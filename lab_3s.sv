==> flow/design.v <==
 module FSM( 
	input clk, rst_ni, ENA,
  output reg [1:0] sel,
  output reg [3:0] digi);
 reg [1:0] state;
 parameter s0 = 0, s1 = 1, s2 = 2, s3 = 3;
 initial begin
 state = s0;
 end
 always @(posedge clk or negedge rst_ni) begin
	if (!rst_ni)
		state = s0;
	else
		if(ENA)
			case (state)
				s0: state <= s1;
				s1: state <= s2;
				s2: state <= s3;
				s3: state <= s0;
			endcase
 end
 always @(state) begin
   	case (state)
			s0: begin
				 sel  <= 2'b00;
				 digi <= 4'b0001;
				 end 
			s1: begin
				 sel  <= 2'b01;
				 digi <= 4'b0010;
				 end
			s2: begin
				 sel  <= 2'b11;
				 digi <= 4'b0100;
				 end 
			s3: begin
				 sel  <= 2'b10;
				 digi <= 4'b1000;
				 end
		endcase
 end
endmodule 
module MUX
#(parameter w=4)
( input [w-1:0] Ai, Bi, Ci, Di,
  input [1:0] sel,
output reg [w-1:0] mo);
always @ * begin
	case (sel) 
		0: mo <= Di;
		1: mo <= Ci;
		2: mo <= Ai;
		3: mo <= Bi;
	endcase	
end
endmodule 
module b2bd_SR(
	input [7:0] bc,
	input clk,
	output [11:0] bdc
);
	reg load, ENA;
	reg [3:0] cnt_t, rg_unit, rg_dec, rg_hdr, F_unit, F_dec;
	reg [7:0] bc_old_rg, bc_new_rg, shrg_bc;
	initial begin
	load      = 0;
	ENA       = 0;
	cnt_t     = 7;
	bc_old_rg = 0;
	bc_new_rg = 0;
	shrg_bc   = 0;
	rg_unit   = 0;
	rg_dec    = 0;
	rg_hdr    = 0;
	F_unit    = 0;
	F_dec     = 0;
	end
	always @(posedge clk) begin
		bc_old_rg <= bc;
		bc_new_rg <= bc_old_rg;
		load <= (bc_new_rg != bc_old_rg);		
	end
	always @(posedge clk) begin
		if(load) begin
				cnt_t <= 4'd0;
				ENA <= 1;
			end
		else 
			if(cnt_t < 4'd7) begin
					cnt_t <= cnt_t + 4'd1;					
				end
			else
				ENA <= 0;
	end
	always @(posedge clk) begin
		if(load) 
			shrg_bc <= bc_new_rg;
		else 
			if(ENA) 
				shrg_bc <= shrg_bc << 1;					
	end
	always @(posedge clk) begin
		if(load) begin
				rg_unit <= 0;
				rg_dec  <= 0;
				rg_hdr  <= 0;
			end
		else 
			if(ENA) 
				{rg_hdr, rg_dec, rg_unit} <= {rg_hdr[2:0], F_dec, F_unit, shrg_bc[7]};			
	end
	always @* begin
		F_unit = (rg_unit < 4'b0101) ? rg_unit : (rg_unit + 4'b0011);
		F_dec  = (rg_dec < 4'b0101) ? rg_dec : (rg_dec + 4'b0011);	
	end
	assign
	bdc = {rg_hdr, rg_dec, rg_unit};
endmodule 
module b2ss (
input [3:0] mo,
output reg [6:0] ssi);
reg [6:0] seg_arr[15:0];
initial begin
seg_arr[0] <=  7'b0111111;  
seg_arr[1] <=  7'b0000110;  
seg_arr[2] <=  7'b1011011;  
seg_arr[3] <=  7'b1001111;  
seg_arr[4] <=  7'b1100110;  
seg_arr[5] <=  7'b1101101;  
seg_arr[6] <=  7'b1111101;  
seg_arr[7] <=  7'b0000111;  
seg_arr[8] <=  7'b1111111;  
seg_arr[9] <=  7'b1101111;  
seg_arr[10] <= 7'b1110111;  
seg_arr[11] <= 7'b1111100;  
seg_arr[12] <= 7'b0111001;  
seg_arr[13] <= 7'b1011110;  
seg_arr[14] <= 7'b1111001;  
seg_arr[15] <= 7'b1110001;  
end
always @*
	ssi = seg_arr[mo];
endmodule 
module cnt_div 
# (parameter cm = 5)
(input clk, srst,
 output reg cout);
	reg [31:0] cnt;
initial begin 
cnt = 0;
cout = 0;
end
always @(posedge clk )
if (!srst) cnt <= 32'h0;
else 
	if (cnt == cm - 1) cnt <= 32'h0;
	else cnt <= cnt + 1;
always @(posedge clk )
if (!srst) cout = 1'b1;
else 
	if (cnt == cm-1) cout <= 1'b1;
	else cout <= 1'b0;
endmodule 
module d_rg 
(input clk, rst_ni,
 input [3:0] A, B, C, D,
 output reg [3:0] Ai, Bi, Ci, Di);
initial begin
	Ai = 4'hf;
	Bi = 4'h7;
	Ci = 4'h3;
	Di = 4'h0;
end
always @(posedge clk )
if (!rst_ni) begin 
		Ai = 4'hf;
		Bi = 4'h7;
		Ci = 4'h3;
		Di = 4'h0;
	end
else begin 
		Ai <= A; 
		Bi <= B;
		Ci <= C;
		Di <= D;
	end
endmodule 
module dig_rg 
(input clk, rst_ni,
 input [3:0] digi,
 output reg [3:0] dig);
initial dig = 0;
always @(posedge clk )
if (!rst_ni) 
	dig <= 0;
else 
	dig <= digi;
endmodule 
module lab_3s(
	input clk,
	input [7:0] bc,
	output reg [6:0] ss,
	output reg [3:0] dig);
wire [11:0] bdc;
b2bd_SR UTT_SR(.clk(clk), .bc(bc), .bdc(bdc));
ss_cntr #(2)   
	ss_cntr(.clk(clk), .rst_n(1'd1), .A(4'd0), .B(bdc[11:8]), .C(bdc[7:4]), .D(bdc[3:0]), .ss(ss), .dig(dig));
endmodule 
module rst_reg 
(input clk, rst_n,
 output reg rst_n_i);
reg rst;
initial begin
rst = 1;
rst_n_i = 1;
end
always @(posedge clk ) begin
	rst <= rst_n;
	rst_n_i <= rst;
end
endmodule 
module ss_cntr 
# (parameter cm = 5)
	(input clk, rst_n,
	input [3:0] A, B, C, D,
	output reg [6:0] ss,
	output reg [3:0] dig);
wire [3:0] Ai, Bi, Ci, Di, digi, mo;
wire [1:0] sel;
wire [6:0] ssi;
wire rst_ni, ENA;
	rst_reg reset_rg(clk, rst_n, rst_ni);
	cnt_div #(.cm(cm)) 
		counter_div(clk, rst_ni, ENA);
	d_rg data_reg(clk, rst_ni, A, B, C, D, Ai, Bi, Ci, Di);
	FSM fsm(clk, rst_ni, ENA, sel, digi);
	MUX mux2(Ai, Bi, Ci, Di, sel, mo);
	b2ss binTo7Seg(mo, ssi);
	ss_rg seg_reg(clk, rst_ni, ssi, ss);
	dig_rg dig_reg(clk, rst_ni, digi, dig);
endmodule 
module ss_rg 
(input clk, rst_ni,
 input [6:0] ssi,
 output reg [6:0] ss);
initial ss = 0;
always @(posedge clk )
if (!rst_ni) 
	ss <= 0;
else 
	ss <= ssi;
endmodule 
# Tool chain data of lab_3s
# The steps from the RTL of lab_3s to its reports follow in flow order.
# Lines are those of the file above, counted from 1.
# Operators: Yosys type, input widths -> output width; for muxes data width and select width s.
# Library cell names are shortened.
# Not given: --
# inputs
top	lab_3s
clock	clk
library	sky130hd
pvt_corner	tt_025C_1v80

# Word level
# Source: Yosys, flattened and elaborated, memories not mapped. Widths are those after wreduce. Registers that Yosys merges into a memory's read port (data or address) are not register bits. Print and check cells do not count. Equal cells are merged and count once.
# Memory sizes are those after Yosys's memory passes, which may raise the word count (mostly to a power of two), join words into wider ones and drop unused or constant bits.
# op_classes
n_cmp	3
logic	0
addsub	4
eq_ne	8
div	0
shift	0
multipliers	0
n_mux	9
reduce_and_logical	3
# op_table
op	count
$add 32x1->32 const B	1
$eq 32x1->1 const B	1
$pmux 4 s4	2
$pmux 2 s4	2
$mux 8	2
$lt 4x3->1 const B	3
$eq 2x2->1 const B	4
$add 4x2->4 const B	2
$ne 8x8->1	1
$mux 4	2
$eq 2x1->1 const B	2
$logic_not 2->1	2
$add 4x1->4 const B	1
$reduce_bool 2->1	1
$mux 1	1
# bits
rom_bits	112
out_inout_bits	11
ramBits	0
latchBits	0
register_bits	97
n_memories	1
input_bits	9
wordCells	45
clocked_rd_ports_x_width	7
# memory_table
name	words	word_bits	read_ports	write_ports	line_no	rtl
ss_cntr.binTo7Seg.seg_arr	16	7	1	0	122	reg [6:0] seg_arr[15:0];

# Depth
# Longest topological path by Yosys (ltp), each cell counted once; first at word level (registers and memories cut), then after technology mapping (sequential cells cut; the memories' decode and read muxes count).
# depth
word_depth	4
abc_area	0
ltp_mapped	8

# After synthesis
# Source: synth_stat.txt of the flow (Yosys; design flattened, memories mapped). It holds for the ABC_AREA given above (unset counts as 0); a run with the other value may have another netlist.
# synth_totals
buffers	9
ff_cells	101
sequential_area_mm2	0.002122
mapped_area_mm2	0.00388
mapped_cells	345
# types
type	count	type_area_um2
dfxtp_1	91	1.82E+03
edfxtp_1	10	300.288
ha_1	19	237.728
xnor2_1	27	236.477
xor2_1	13	113.859
mux2_2	10	112.608
mux2i_1	9	90.086
nand3_1	18	90.086
nor2_1	19	71.318
a21oi_1	14	70.067
nand4_1	11	68.816
inv_1	14	52.55
nor4_1	8	50.048
o21ai_0	10	50.048
nand2_1	11	41.29
nor2b_1	6	37.536
and3_1	5	31.28
a22oi_1	4	30.029
# Other cell types: 30; their cells: 46.
# The figures by module come from a second, unflattened synthesis with its own total; it is not the netlist above.
# hier_totals
cells_unflattened	435
area_unflattened_mm2	0.0044993
# Each row is one instance without its submodules.
# by_module
mod	area_mm2	instances	cells
cnt_div #(cm=2)	0.0016466	1	189
b2bd_SR	0.0015565	1	136
d_rg	0.0004329	1	33
b2ss	0.0002878	1	33
ss_rg	0.0001839	1	14
FSM	0.0001339	1	14
MUX	0.0001051	1	4
dig_rg	0.0001051	1	8
rst_reg	0.00004	1	2
lab_3s	0.0000075	1	2
ss_cntr #(cm=2)	0	1	0

# Path before layout
# Source: OpenSTA report_checks on the synthesized netlist (no wires, ideal clock, input and output delay 20% of the period each), path of least setup slack; recovery checks are left aside. Register names are those of the netlist, which keeps one name where synthesis merged equal registers.
# synth_path
path_kind	register to register
startpoint	register ss_cntr.fsm.state[0]
endpoint	register ss_cntr.seg_reg.ss[6]
arrival_time_ns	1.987
driving_pins	9
path_delay_ns	2.066
n_path_buf	0
required_time_ns	2.451
t_first_pin_ns	0.000
path_slack_ns	0.464
period_ns	2.53
period_less_setup_slack_ns	2.066
# "path_delay_ns" is the arrival time less input delay plus setup time.
# "driving_pins" counts driving pins, that of a launching flip-flop among them; a cell with two outputs on the path counts twice.
# "period_less_setup_slack_ns" = period - worst setup slack (recovery checks aside). The figure is calculated, with input and output delays left at 20% of the set period.
# Between the ends stands the longest chain of elaborated cells between them, by number of cells; it is not shown to be the way that was timed. Of several equally long chains one is given.
# Each line given opens the expression or statement behind the cell; cells for indexed reads and writes are added by Yosys, which also makes memories of some case tables.
# At most two assigning lines are given for a register; there are more.
# synth_via
path_cell_list	edfxtp_1 > inv_1 > ha_1 > a21oi_2 > a21oi_1 > inv_1 > ha_1 > mux2_2 > a22oi_1
elab_chain_len	4
cone_cells	10
classes_between	eq/ne (6); mux (2); reduce/logical (2)
# synth_rtl
item	line_no	rtl
start: declaration	5	reg [1:0] state;
start: assignment	12	state = s0;
start: assignment	16	s0: state <= s1;
$eq 2x2->1	23	case (state)
$pmux 2 s4	23
$eq 2x2->1	49	case (sel)
$pmux 4 s4	49
end: declaration	245	output reg [6:0] ss);
# Some nets on the timed path still bear RTL names; the line given drives or declares the net.
# synth_nets
net	line_no
ss_cntr.dig_reg.digi[0]	23

# Path in the finished layout
# From the final timing report of record 1: the path of least setup slack in the routed layout; clock arrival at registers is part of the times.
# layout_path
path_kind	register to register
startpoint	register ss_cntr.fsm.state[1]
endpoint	register ss_cntr.seg_reg.ss[6]
path_slack_ns	0.36
n_path_buf	0
period_ns	2.79
required_time_ns	3.08
arrival_time_ns	2.73
t_first_pin_ns	0.35
driving_pins	9
# Between the ends stands the longest chain of elaborated cells between them, by number of cells; it is not shown to be the way that was timed. Of several equally long chains one is given.
# At most two assigning lines are given for a register; there are more.
# layout_via
path_cell_list	edfxtp_1 > inv_1 > ha_1 > a21oi_2 > a21oi_1 > inv_1 > ha_1 > mux2_2 > a22oi_1
elab_chain_len	4
cone_cells	10
classes_between	eq/ne (6); mux (2); reduce/logical (2)
# layout_rtl
item	line_no	rtl
start: declaration	5	reg [1:0] state;
start: assignment	12	state = s0;
start: assignment	16	s0: state <= s1;
$eq 2x2->1	23	case (state)
$pmux 2 s4	23
$eq 2x2->1	49	case (sel)
$pmux 4 s4	49
end: declaration	245	output reg [6:0] ss);
# Some nets on the timed path still bear RTL names; the line given drives or declares the net.
# layout_nets
net	line_no
ss_cntr.dig_reg.digi[0]	23

# Measured data: module lab_3s, platform sky130hd, 2 stored runs of the flow under differing settings, order arbitrary. Input and output delays are each 20% of the period that was set; the output load is 0.01 pF.
# "period_less_ws_ns" means the clock period less the worst setup slack. The figure is calculated, with input and output delays left at 20% of the set period.
# "worstPathTime_ns" = time allowed to the worst setup path (clock period - input delay - output delay, where it has them) - its slack; a late launch clock adds to it, a late capture clock takes from it.
# "final_power_uw" is the tool's figure for a default switching activity; nothing was simulated.
# Among the settings, . means not set for that run.
# Among the results, . means that no value is shown for the run.
run	period_ns	CAP_MARGIN	CORE_MARGIN	CORE_UTILIZATION	SLEW_MARGIN	PLACE_DENSITY_LB_ADDON	CORE_ASPECT_RATIO	CELL_PAD_IN_SITES_DETAIL_PLACEMENT	GPL_ROUTABILITY_DRIVEN	MAX_ROUTING_LAYER	layout_stdcell_area_mm2	period_less_ws_ns	final_power_uw	setupTns_ns	worstPathTime_ns	worstPathKind	timing.setup.ws_ns	design.die.area_mm2	hold_worst_slack_ns	post_synth_area_mm2
record 1	2.79	20	2	40	20	.	.	.	.	.	0.0044318	2.434	2589	0.000	2.43	register to register	0.356	0.0105042	0.358	0.00388
record 2	3.52	0	2	62	20	0.25	1.11	2	1	met5	.	.	.	.	.	.	.	.	.	.
# Record 2: no final report: placement broke off with a tool error
