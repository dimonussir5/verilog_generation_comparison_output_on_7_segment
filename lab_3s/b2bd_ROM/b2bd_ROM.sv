==> flow/design.v <==
module b2bd_ROM (
	input [7:0] bc,
	input clk,
	output [11:0] bdc
);
	reg  [7:0] bc_rg;
	reg  [11:0] mem [0:255];
	reg  [1:0] hdr;
	reg  [3:0] dec;
	reg  [3:0] unit;
	reg  [8:0] adr;
initial begin
	adr = 0;
	for (hdr = 2'd0; hdr <= 2'd2; hdr++)
		for (dec = 4'd0; dec <= 4'd9; dec++)
			for (unit = 4'd0; unit <= 4'd9; unit++)
				if (adr < 9'd256) begin
					mem [adr[7:0]] = {2'b0, hdr, dec, unit};
					adr++;		
				end
end
always @(posedge clk) begin
	bc_rg <= bc;
end
assign bdc = mem[bc_rg];
endmodule 
# Step by step through the tools: b2bd_ROM
# The steps from the RTL of b2bd_ROM to its reports follow in flow order.
# Line numbers count from 1 in the design file above.
# Operators: Yosys type, input widths -> output width; for muxes data width and select width s.
# Cell names lack the library's common part.
inputs:
  top: "b2bd_ROM"
  clock: "clk"
  library: "sky130hd"
  corner: "tt_025C_1v80"

# Word level
# Source: Yosys, flattened and elaborated, memories not mapped. Widths are those after wreduce; folded enables and synchronous resets count as part of the registers. Registers that Yosys merges into a memory's read port (data or address) are not register bits. Print and check cells do not count. Equal cells are merged and count once.
# Yosys's memory passes give these memory sizes; they may raise the number of words (mostly to a power of two), join words into wider ones and drop unused or constant bits.
word_totals:
  word_cells: 1
  romBits: 2560
  in_bits: 9
  ff_bits: 0
  out_inout_bits: 12
  clocked_rd_ports_x_width: 10
  memories: 1
memory_table:
  columns: ["memory", "words", "word_bits", "rd", "write_ports", "line_no", "rtl"]
  rows:
  - ["mem", 256, 10, 1, 0, 7, "reg [11:0] mem [0:255];"]

# Logic depth
# Depth = most cells in a row (Yosys ltp): at word level without a register or memory, in the mapped netlist without a sequential cell, where the memories' decode and read muxes count.
depth:
  ltp_word: 0
  ABC_AREA: 0
  ltp_mapped: 8
  mapped_depth_nobuf: 7

# Netlist
# The flow's flattened synthesis, as Yosys stat reports it; memories are mapped. The netlist is that of the ABC_AREA named above (0 if unset); the other value can give another one.
synth_totals:
  mapped_cells: 162
  seq_area_mm2: 0.0002002
  ffs: 10
  buf_cells: 20
  yosys_area_mm2: 0.0012312
types:
  columns: ["cell_type", "n", "area_total_um2"]
  rows:
  - ["dfxtp_1", 10, 200.192]
  - ["a21oi_1", 15, 75.072]
  - ["mux2i_1", 6, 60.058]
  - ["nor3b_1", 8, 60.058]
  - ["ha_1", 4, 50.048]
  - ["nor2b_1", 8, 50.048]
  - ["o21ai_0", 8, 40.038]
  - ["nor2_1", 10, 37.536]
  - ["buf_2", 7, 35.034]
  - ["buf_6", 3, 33.782]
  - ["nand2b_1", 5, 31.28]
  - ["nand3b_1", 4, 30.029]
  - ["nor4b_2", 2, 30.029]
  - ["and3b_1", 3, 26.275]
  - ["xor2_1", 3, 26.275]
  - ["a22oi_1", 3, 22.522]
  - ["buf_4", 3, 22.522]
  - ["mux4_2", 1, 22.522]
# Other cell types: 34; their cells: 59.

# Path before layout
# Path of least setup slack by OpenSTA after synthesis, without wires, with an ideal clock, recovery checks aside; 20% of the period is set as input and as output delay. Where synthesis merged equal registers, the netlist keeps one of their names.
synth_path:
  path_kind: "input port to flip-flop"
  from: "input bc[2]"
  to: "register (name not given)"
  setup_time_ps: 73
  setup_slack_ps: 1093
  stages: 8
  input_delay_ps: 642
  launch_ps: 642
  tclk_ps: 3210
  required_time_ps: 3137
  arrival_ps: 2044
  path_delay_ps: 1475
  path_buffers: 1
  synth_period_reached_ps: 2117
# "path_delay_ps" is the arrival time less input delay plus setup time.
# "stages": output pins that drive a net of the path, with the launching flip-flop's if there is one; two outputs of one cell count as two.
# "synth_period_reached_ps" is the clock period less the worst setup slack; recovery checks do not enter. This is arithmetic on one report: input and output delays are still those of the set period (20% each).
synth_between:
  path_cell_list: "buf_2 -> inv_1 -> ha_1 -> inv_1 -> a21oi_1 -> mux4_2 -> nor2b_1 -> nor3_2"
synth_lines:
  columns: ["element", "line_no", "rtl"]
  rows:
  - ["from (decl)", 2, "input [7:0] bc,"]
# Chain of elaborated cells between the ends: none given.

# Path in the finished layout
# Path of least setup slack in the final report of run 1 (OpenROAD, finished layout, wires in). Where an end is a register, its clock arrival counts in the times.
# The report prints the path's times to 10 ps; the period is as set.
layout_path:
  path_kind: "input port to flip-flop"
  from: "input bc[5]"
  to: "register (name not given)"
  setup_time_ps: 90
  launch_ps: 590
  stages: 6
  setup_slack_ps: 700
  tclk_ps: 2960
  input_delay_ps: 590
  path_buffers: 2
  required_time_ps: 3140
  arrival_ps: 2450
layout_between:
  path_cell_list: "clkdlybuf4s50_1 -> buf_4 -> nor3b_1 -> a221o_1 -> a21oi_1 -> nor4b_2"
layout_lines:
  columns: ["element", "line_no", "rtl"]
  rows:
  - ["from (decl)", 2, "input [7:0] bc,"]
# Chain of elaborated cells between the ends: none given.

FLOW RESULTS
============

2 stored runs of b2bd_ROM in the flow (synthesis by Yosys, layout by OpenROAD, sky130hd cells), in arbitrary order. Constraints: input delay and output delay 20% of the set period each, output load 0.01 pF.
"period_reached_ps" means the clock period less the worst setup slack. The figure is calculated, with input and output delays left at 20% of the set period.
"worstPathTime_ps" is the time allowed to the run's worst setup path (the clock period less input and output delay, where it has them) less its slack. Clock arrival times count: a late capture clock shortens it, a late launch clock lengthens it.
"fin_power_uw" rests on the timing tool's default activity at the inputs, not on a simulated workload.
"worstPathTime_ps" is known to 10 ps.

--- run 1 ---
==> flow/run.sh <==
#!/bin/bash
# the make line also repeats the synthesis and layout settings of config.mk as NAME=value (left out here)
make -C /OpenROAD-flow-scripts/flow DESIGN_CONFIG=/design/flow/config.mk WORK_HOME=/design/flow/orfs CLKGATE_MAP_FILE= finish
==> flow/config.mk <==
export PLATFORM = sky130hd
export DESIGN_NAME = b2bd_ROM
export DESIGN_NICKNAME = b2bd_ROM
export VERILOG_FILES = /design/flow/design.v
export SDC_FILE = /design/flow/constraint.sdc
export NUM_CORES = 4
export LEC_CHECK = 0
export CAP_MARGIN = 20
export CELL_PAD_IN_SITES_GLOBAL_PLACEMENT = 0
export CORE_MARGIN = 9
export CORE_UTILIZATION = 71
export CTS_CLUSTER_DIAMETER = 190
export CTS_CLUSTER_SIZE = 24
export SETUP_SLACK_MARGIN = 0.56
export SLEW_MARGIN = 25
==> flow/constraint.sdc <==
create_clock -name core_clock -period 2.96 [get_ports {clk}]
set_input_delay 0.5920 -clock core_clock [delete_from_list [all_inputs] [get_ports {clk}]]
set_output_delay 0.5920 -clock core_clock [all_outputs]
set_load 0.01 [all_outputs]

==> results, as YAML <==
results:
  post_synth_area_mm2: 0.0012312
  period_reached_ps: 2263
  worst_setup_slack_ps: 697
  fin_power_uw: 452.8
  worstPathTime_ps: 1670
  worst_setup_path_type: "input port to flip-flop"
  final_util_pct: 91.1
  final_stdcell_area_mm2: 0.0014364
  design.die.area_mm2: 0.0035569

--- run 2 ---
==> flow/run.sh <==
#!/bin/bash
# the make line also repeats the synthesis and layout settings of config.mk as NAME=value (left out here)
make -C /OpenROAD-flow-scripts/flow DESIGN_CONFIG=/design/flow/config.mk WORK_HOME=/design/flow/orfs CLKGATE_MAP_FILE= finish
==> flow/config.mk <==
export PLATFORM = sky130hd
export DESIGN_NAME = b2bd_ROM
export DESIGN_NICKNAME = b2bd_ROM
export VERILOG_FILES = /design/flow/design.v
export SDC_FILE = /design/flow/constraint.sdc
export NUM_CORES = 4
export LEC_CHECK = 0
export CAP_MARGIN = 10
export CELL_PAD_IN_SITES_DETAIL_PLACEMENT = 0
export CORE_ASPECT_RATIO = 0.73
export CORE_MARGIN = 2
export CORE_UTILIZATION = 20
export CTS_CLUSTER_DIAMETER = 90
export GPL_ROUTABILITY_DRIVEN = 0
export GPL_TIMING_DRIVEN = 1
export PLACE_DENSITY_LB_ADDON = 0.1
export SETUP_SLACK_MARGIN = -0.0
export SLEW_MARGIN = 20
==> flow/constraint.sdc <==
create_clock -name core_clock -period 1.18 [get_ports {clk}]
set_input_delay 0.2360 -clock core_clock [delete_from_list [all_inputs] [get_ports {clk}]]
set_output_delay 0.2360 -clock core_clock [all_outputs]
set_load 0.01 [all_outputs]

==> results, as YAML <==
results:
  post_synth_area_mm2: 0.0012312
  period_reached_ps: 1351
  worst_setup_slack_ps: -171
  fin_power_uw: 1532
  worstPathTime_ps: 1120
  worst_setup_path_type: "input port to flip-flop"
  final_util_pct: 37.8
  final_stdcell_area_mm2: 0.0022447
  design.die.area_mm2: 0.0068073
